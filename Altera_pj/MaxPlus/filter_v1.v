==> flow/design.v <==
module mult
#(parameter COEF_WIDTH = 24, parameter DATA_WIDTH = 16, parameter ADDR_WIDTH = 9, parameter MULT_WIDTH = COEF_WIDTH + DATA_WIDTH)
    (
    input   wire                                    clk,
    input   wire                                    en,
    input   wire            [ (ADDR_WIDTH-1) :  0 ] ad,
    input   wire    signed  [ (COEF_WIDTH-1) :  0 ] coe,
    input   wire    signed  [ (DATA_WIDTH-1) :  0 ] pip,
    output  wire    signed  [ (DATA_WIDTH-1) :  0 ] dout
    );
wire signed [(MULT_WIDTH-1) :  0 ] mu = coe * pip;
reg signed [ (MULT_WIDTH-1) :  0 ] rac = {(MULT_WIDTH){1'b0}};
reg signed [ (DATA_WIDTH-1) :  0 ] ro = {DATA_WIDTH{1'b0}};
assign dout = ro;
always @(posedge clk)
if(en)
    if(ad == {ADDR_WIDTH{1'b0}})
    begin
        rac <= mu;
        ro <= rac[ (MULT_WIDTH-2) -: (DATA_WIDTH) ];
    end
    else
        rac <= rac + mu;
endmodule
==> Reports on mult <==
The steps from the RTL of mult to its reports follow in flow order.
Lines are those of the file above, counted from 1.
Operators carry their Yosys type and port widths (W data, S select, Z words).
Library cell names are shortened.
{ "design": {"top_module": "mult", "clk_port": "clk", "cell_library": "sky130hd", "lib_corner": "tt_025C_1v80"} }

==> Word-level counts <==
Source: Yosys, flattened and elaborated, memories not mapped. Widths are those after wreduce. Registers that Yosys merges into a memory's read port (data or address) are not register bits. Print and check cells do not count. Equal cells are merged and count once.
{ "op_classes": {"addsub": 1, "n_mul": 1, "mux": 1, "reduce_logical": 2} }
{ "ops": {"columns": ["op", "count"], "rows": [
  ["$mul A24 B16 Y40", 1],
  ["$add A40 B40 Y40", 1],
  ["$mux W40", 1],
  ["$logic_not A9 Y1", 1],
  ["$reduce_and A2 Y1", 1]
]} }
{ "word_totals": {"reg_bits": 56, "inputBits": 51, "out_inout_bits": 16, "elab_cells": 7} }

==> Depth <==
Longest topological path by Yosys (ltp), each cell counted once; first at word level (registers and memories cut), then after technology mapping (sequential cells cut; the memories' decode and read muxes count).
{ "logic_depth": {"word_depth": 3, "abc_area": 0, "ltp_mapped": 34, "mapped_depth_nobuf": 33} }

==> After synthesis <==
Source: synth_stat.txt of the flow (Yosys; design flattened, memories mapped). It holds for the ABC_AREA given above (unset counts as 0); a run with the other value may have another netlist.
{ "mapped": {"stdcells": 1936, "area_mm2": 0.0176106, "seqArea_mm2": 0.0016516, "flip_flops": 55, "n_buf": 72} }
{ "by_type": {"columns": ["cell_type", "count"], "rows": [
  ["fa_1", 369],
  ["ha_1", 136],
  ["edfxtp_1", 55],
  ["inv_1", 439],
  ["and2_1", 159],
  ["nand2_1", 252],
  ["xnor2_1", 49],
  ["a21oi_1", 69],
  ["nor2_1", 66],
  ["clkbuf_1", 65],
  ["xor2_1", 24],
  ["o21ai_0", 39],
  ["a21o_1", 25],
  ["o21a_1", 15],
  ["a211oi_1", 10],
  ["nand2b_1", 11],
  ["o21bai_1", 9],
  ["nand3_1", 11]
]} }
Other cell types: 51; their cells: 133.

==> Worst setup path after synthesis <==
Source: OpenSTA report_checks on the synthesized netlist (no wires, ideal clock, input and output delay 20% of the period each), path of least setup slack; recovery checks are left aside. Register names are those of the netlist, which keeps one name where synthesis merged equal registers.
{ "synth_timing": {"path_kind": "in2reg", "startpoint": "input port coe[12]", "endpoint": "register rac[38]", "period_ns": 12.9, "input_delay_ns": 2.580, "setup_ns": 0.268, "t_first_pin_ns": 2.580, "t_arrival_ns": 9.886, "required_ns": 12.632, "slack_ns": 2.747, "delay_ns": 7.574, "path_stages": 29, "synth_period_reached_ns": 10.153} }
"delay_ns" is the arrival time less input delay plus setup time.
"path_stages": output pins that drive a net of the path, with the launching flip-flop's if there is one; two outputs of one cell count as two.
"synth_period_reached_ns" is the clock period less the worst setup slack; recovery checks do not enter. This is arithmetic on one report: input and output delays are still those of the set period (20% each).
Between the ends stands the longest chain of elaborated cells between them, by number of cells; it is not shown to be the way that was timed. Of several equally long chains one is given.
A line is the first line of the expression or statement that the cell stems from. Yosys adds cells for indexed reads and writes and turns some case tables into memories.
{ "synth_via": {"cell_sequence": "clkbuf_1 > nand2_1 > fa_1 > fa_1 > fa_1 > inv_1 > fa_1 > fa_1 > inv_1 > fa_1 > inv_1 > ha_1 > or2_2 > a221o_1 > nor3b_1 > o41ai_2 > a21o_1 > a21oi_1 > xnor2_1 > ha_1 > o21a_1 > o21ai_0 > or4_1 > o211a_1 > o41ai_1 > a21oi_1 > xnor2_1 > nand2_1 > xnor3_1", "elab_chain_cells": 3, "cells_between": 3, "lines_between": 3, "cone_classes": "add/sub: 1; mul: 1; mux: 1"} }
{ "synth_rtl": {"columns": ["element", "line_no", "text"], "rows": [
  ["from (decl)", 7, "input   wire    signed  [ (COEF_WIDTH-1) :  0 ] coe,"],
  ["$mul A24 B16 Y40", 11, "wire signed [(MULT_WIDTH-1) :  0 ] mu = coe * pip;"],
  ["$add A40 B40 Y40", 23, "rac <= rac + mu;"],
  ["$mux W40", 17, "if(ad == {ADDR_WIDTH{1'b0}})"],
  ["to (assign)", 19, "rac <= mu;"],
  ["to (assign)", 23, null],
  ["to (decl)", 12, "reg signed [ (MULT_WIDTH-1) :  0 ] rac = {(MULT_WIDTH){1'b0}};"]
]} }

==> Worst path after layout <==
Path of least setup slack in the final report of run A (OpenROAD, finished layout, wires in). Where an end is a register, its clock arrival counts in the times.
{ "layout_timing": {"path_kind": "in2reg", "startpoint": "input port pip[6]", "endpoint": "register rac[35]", "period_ns": 8.56, "input_delay_ns": 1.71, "setup_ns": 0.27, "t_first_pin_ns": 1.71, "t_arrival_ns": 9.33, "required_ns": 8.59, "slack_ns": -0.74, "path_stages": 32} }
Between the ends stands the longest chain of elaborated cells between them, by number of cells; it is not shown to be the way that was timed. Of several equally long chains one is given.
{ "layout_via": {"cell_sequence": "buf_8 > clkbuf_8 > and2_4 > fa_1 > inv_1 > fa_1 > fa_1 > inv_2 > fa_1 > fa_1 > inv_2 > fa_2 > inv_2 > ha_4 > or2_4 > a221o_1 > nor3b_4 > o41ai_4 > buf_4 > a21o_1 > a21oi_2 > xnor2_2 > ha_4 > buf_6 > a21oi_4 > or3b_4 > o221a_4 > a211oi_4 > o21bai_2 > a31oi_2 > mux2i_1 > o22ai_1", "elab_chain_cells": 3, "cells_between": 3, "lines_between": 3, "cone_classes": "add/sub: 1; mul: 1; mux: 1"} }
{ "layout_rtl": {"columns": ["element", "line_no", "text"], "rows": [
  ["from (decl)", 8, "input   wire    signed  [ (DATA_WIDTH-1) :  0 ] pip,"],
  ["$mul A24 B16 Y40", 11, "wire signed [(MULT_WIDTH-1) :  0 ] mu = coe * pip;"],
  ["$add A40 B40 Y40", 23, "rac <= rac + mu;"],
  ["$mux W40", 17, "if(ad == {ADDR_WIDTH{1'b0}})"],
  ["to (assign)", 19, "rac <= mu;"],
  ["to (assign)", 23, null],
  ["to (decl)", 12, "reg signed [ (MULT_WIDTH-1) :  0 ] rac = {(MULT_WIDTH){1'b0}};"]
]} }

==> results <==
Measured data: module mult, platform sky130hd, 2 stored runs of the flow under differing settings, order arbitrary. Input and output delays are each 20% of the period that was set; the output load is 0.01 pF.
"timing.achieved_period_ns" means the clock period less the worst setup slack. The figure is calculated, with input and output delays left at 20% of the set period.
"critical_path_time_ns" = time allowed to the worst setup path (clock period - input delay - output delay, where it has them) - its slack; a late launch clock adds to it, a late capture clock takes from it.

Run A
==> flow/run.sh <==
#!/bin/bash
# the make line also repeats the synthesis and layout settings of config.mk as NAME=value (left out here)
make -C /OpenROAD-flow-scripts/flow DESIGN_CONFIG=/design/flow/config.mk WORK_HOME=/design/flow/orfs CLKGATE_MAP_FILE= finish
==> flow/config.mk <==
export PLATFORM = sky130hd
export DESIGN_NAME = mult
export DESIGN_NICKNAME = mult
export VERILOG_FILES = /design/flow/design.v
export SDC_FILE = /design/flow/constraint.sdc
export NUM_CORES = 4
export LEC_CHECK = 0
export CAP_MARGIN = 20
export CELL_PAD_IN_SITES_DETAIL_PLACEMENT = 0
export CORE_MARGIN = 10
export CORE_UTILIZATION = 46
export CTS_CLUSTER_DIAMETER = 375
export CTS_CLUSTER_SIZE = 60
export GPL_TIMING_DRIVEN = 0
export HOLD_SLACK_MARGIN = -0.06
export MAX_ROUTING_LAYER = met5
export PLACE_DENSITY = 0.66
export SETUP_SLACK_MARGIN = 1.32
export SLEW_MARGIN = 0
==> flow/constraint.sdc <==
create_clock -name core_clock -period 8.56 [get_ports {clk}]
set_input_delay 1.7120 -clock core_clock [delete_from_list [all_inputs] [get_ports {clk}]]
set_output_delay 1.7120 -clock core_clock [all_outputs]
set_load 0.01 [all_outputs]

==> results of run A, as JSON <==
{
  "synthArea_mm2": 0.0176106,
  "final_die_area_mm2": 0.0465092,
  "final_cell_area_mm2": 0.0225078,
  "layout_utilization_frac": 0.596,
  "setup_worst_slack_ns": -0.737,
  "tns_setup_ns": -5.781,
  "holdWs_ns": 0.465,
  "timing.achieved_period_ns": 9.297,
  "critical_path_time_ns": 7.58,
  "critical_path_kind": "in2reg"
}

Run B
==> flow/run.sh <==
#!/bin/bash
# the make line also repeats the synthesis and layout settings of config.mk as NAME=value (left out here)
make -C /OpenROAD-flow-scripts/flow DESIGN_CONFIG=/design/flow/config.mk WORK_HOME=/design/flow/orfs CLKGATE_MAP_FILE= finish
==> flow/config.mk <==
export PLATFORM = sky130hd
export DESIGN_NAME = mult
export DESIGN_NICKNAME = mult
export VERILOG_FILES = /design/flow/design.v
export SDC_FILE = /design/flow/constraint.sdc
export NUM_CORES = 4
export LEC_CHECK = 0
export CAP_MARGIN = 20
export CORE_MARGIN = 2
export CORE_UTILIZATION = 40
export SLEW_MARGIN = 20
==> flow/constraint.sdc <==
create_clock -name core_clock -period 12.0 [get_ports {clk}]
set_input_delay 2.4000 -clock core_clock [delete_from_list [all_inputs] [get_ports {clk}]]
set_output_delay 2.4000 -clock core_clock [all_outputs]
set_load 0.01 [all_outputs]

==> results of run B, as JSON <==
{
  "synthArea_mm2": 0.0176106,
  "final_die_area_mm2": 0.0457211,
  "final_cell_area_mm2": 0.0191496,
  "layout_utilization_frac": 0.443,
  "setup_worst_slack_ns": 0.823,
  "tns_setup_ns": 0.000,
  "holdWs_ns": 0.485,
  "timing.achieved_period_ns": 11.177,
  "critical_path_time_ns": 8.78,
  "critical_path_kind": "in2reg"
}
