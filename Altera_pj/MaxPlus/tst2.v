==> flow/design.v <==
`timescale 1 ns / 1 ps
module tst2 ( clk ,o1 ,o2 ,o3 ,o4 ,o5 ,o6 ,o7 ,o0 );
output o1 ;
wire o1 ;
output o2 ;
wire o2 ;
output o3 ;
wire o3 ;
output o4 ;
wire o4 ;
output o5 ;
wire o5 ;
output o6 ;
wire o6 ;
output o7 ;
wire o7 ;
output o0 ;
wire o0 ;
input clk ;
wire clk ;
reg [15:0] a;
reg [15:0] b;
always @ (posedge clk)	  
	begin
		b<=b+1;
		a<={b[7:0],b[15:8]};
	end	
	assign o0=a[0];
	assign o1=a[1];
	assign o2=a[2];
	assign o3=a[3];
	assign o4=a[4];
	assign o5=a[5];	
	assign o6=a[6];
	assign o7=a[7];
endmodule
## Step by step through the tools: tst2

The steps from the RTL of tst2 to its reports follow in flow order.
Line numbers count from 1 in the design file above.
Operators: Yosys type, input widths -> output width; for muxes data width and select width s.
Library cell names are shortened.
Not given: --

| design | value |
|---|---|
| top module | tst2 |
| clock input | clk |
| standard-cell library | sky130hd |
| corner | tt_025C_1v80 |

## Word-level counts

Source: Yosys, flattened and elaborated, memories not mapped. Widths are those after wreduce; folded enables and synchronous resets count as part of the registers. Registers that Yosys merges into a memory's read port (data or address) are not register bits. Print and check cells do not count. Equal cells are merged and count once.

| bit counts | value |
|---|---|
| register bits after elaboration | 24 |
| bits of input ports | 1 |
| output and inout bits | 8 |
| elaborated cells | 3 |

| cells by class | value |
|---|---|
| add/sub/neg operators | 1 |

Operators by type and width:

| operator | number |
|---|---|
| $add 16x1->16 const B | 1 |

## Logic depth

Yosys ltp: most cells in a row. Word level: on the elaborated netlist, between registers, memories and ports. Mapped: between sequential cells and ports; inverters and the memories' decode and read muxes count.

| depth | value |
|---|---|
| word-level depth | 1 |
| ABC_AREA | 0 |
| gate-level depth with buffers | 4 |
| gate-level depth less buffers | 4 |

## Netlist

Yosys stat after the flow's synthesis: flattened, memories mapped to cells. It holds for the ABC_AREA given above (unset counts as 0); a run with the other value may have another netlist.

Cell types:

| cell | number | total area (µm²) |
|---|---|---|
| dfxtp_1 | 24 | 480.461 |
| xor2_1 | 10 | 87.584 |
| nor4_2 | 4 | 50.048 |
| xnor2_1 | 4 | 35.034 |
| nand3_1 | 5 | 25.024 |
| nand4_4 | 1 | 21.27 |
| nor3_1 | 4 | 20.019 |
| nand2_1 | 4 | 15.014 |
| ha_1 | 1 | 12.512 |
| nand4_1 | 2 | 12.512 |
| inv_1 | 3 | 11.261 |
| nor2_1 | 3 | 11.261 |

| mapped netlist | value |
|---|---|
| cells in the netlist | 65 |
| mapped area | 782.0 µm² |
| area of sequential cells | 480.5 µm² |
| flip-flop cells | 24 |
| buffer cells | 0 |

## Worst setup path after synthesis

Source: OpenSTA report_checks on the synthesized netlist (no wires, ideal clock, input and output delay 20% of the period each), path of least setup slack; recovery checks are left aside. Register names are those of the netlist, which keeps one name where synthesis merged equal registers.

| timing after synthesis | value |
|---|---|
| path type | register to register |
| start point | register b[8] |
| end point | register b[14] |
| clock period | 1390 ps |
| setup time | 72 ps |
| time at the first pin | 0 ps |
| data arrival time | 1066 ps |
| required time | 1318 ps |
| slack | 252 ps |
| path delay | 1138 ps |
| stages on the path | 4 |
| buffers on the path | 0 |
| synthesis period reached | 1138 ps |

"path delay" is the arrival time less input delay plus setup time.
"stages on the path": output pins that drive a net of the path, with the launching flip-flop's if there is one; two outputs of one cell count as two.
"synthesis period reached" = period - worst setup slack (recovery checks aside). The figure is calculated, with input and output delays left at 20% of the set period.
Between the ends stands the longest chain of elaborated cells between them, by number of cells; it is not shown to be the way that was timed. Of several equally long chains one is given.
A line is the first line of the expression or statement that the cell stems from. Yosys adds cells for indexed reads and writes and turns some case tables into memories.

| between the ends, after synthesis | value |
|---|---|
| path through | dfxtp_1 nand4_1 nor4_2 xor2_1 |
| cells in the longest elaborated chain | 1 |
| elaborated cells on any way between the ends | 1 |
| source lines of those cells | 1 |
| classes of those cells | add/sub (1) |

RTL lines, path after synthesis:

| what | line | RTL |
|---|---|---|
| start: declaration | 22 | `reg [15:0] b;` |
| start: assignment | 25 | `b<=b+1;` |
| $add 16x1->16 | 25 |  |
| end: assignment | 25 |  |
| end: declaration | 22 |  |

## Path in the finished layout

From the final timing report of run 2: the path of least setup slack in the routed layout; clock arrival at registers is part of the times.
The path's times are printed in steps of 10 ps; the period is the one set.

| timing after layout | value |
|---|---|
| path type | register to output |
| start point | register a[5] |
| end point | output o5 |
| clock period | 1540 ps |
| external output delay | 310 ps |
| time at the first pin | 320 ps |
| data arrival time | 1180 ps |
| required time | 1230 ps |
| slack | 50 ps |
| stages on the path | 2 |
| buffers on the path | 1 |

| between the ends, after layout | value |
|---|---|
| path through | dfxtp_1 clkdlybuf4s50_1 |
| cells in the longest elaborated chain | 0 |
| elaborated cells on any way between the ends | 0 |
| source lines of those cells | 0 |

RTL lines, path after layout:

| what | line | RTL |
|---|---|---|
| start: assignment | 26 | `a<={b[7:0],b[15:8]};` |
| end: declaration | 11 | `output o5 ;` |

Wiki page: tst2 / flow data

Below are 2 stored runs of the flow (Yosys, OpenROAD; platform sky130hd) on tst2, each with its settings and what was measured, unordered. Constraints: input delay and output delay 20% of the set period each, output load 0.01 pF.
"achieved clock period": clock period set for the run, less the worst setup slack. It is reckoned from that one timing run; input and output delays stay at 20% of the period that was set.
"worst path time" means the part of the period allowed to the worst setup path (the constraints hold back 20% at inputs and 20% at outputs) less its slack; where the path has registers, the arrival times of their clocks count too.
"total power after layout" rests on the timing tool's default activity at the inputs, not on a simulated workload.
"worst path time" is known to 10 ps.
Among the settings, - means not set for that run.
Among the results, - means that no value is shown for the run.

| item | run 1 | run 2 |
|---|---|---|
| period_ns | 0.721 | 1.54 |
| CORE_UTILIZATION | 59 | 47 |
| PLACE_DENSITY_LB_ADDON | 0.01 | 0.2 |
| CORE_ASPECT_RATIO | 1.48 | 1.81 |
| CORE_MARGIN | 8 | 9 |
| CELL_PAD_IN_SITES_DETAIL_PLACEMENT | 2 | 1 |
| GPL_ROUTABILITY_DRIVEN | 1 | - |
| CAP_MARGIN | 5 | 20 |
| MAX_ROUTING_LAYER | met4 | met4 |
| SLEW_MARGIN | 20 | 20 |
| SETUP_SLACK_MARGIN | - | -0.15 |
| cell area after synthesis (µm²) | - | 782.0 |
| total die area (µm²) | - | 3521.3 |
| standard-cell area after layout (µm²) | - | 910.9 |
| post-route utilization (%) | - | 58.9 |
| setup slack of the worst path (ps) | - | 54 |
| setup TNS (ps) | - | 0 |
| post-route worst hold slack (ps) | - | 377 |
| total power after layout (mW) | - | 0.8844 |
| achieved clock period (ps) | - | 1486 |
| worst path time (ps) | - | 1180 |
| worst setup path type | - | register to output |

Run 1: stopped before the end: placement reported DPL-0033
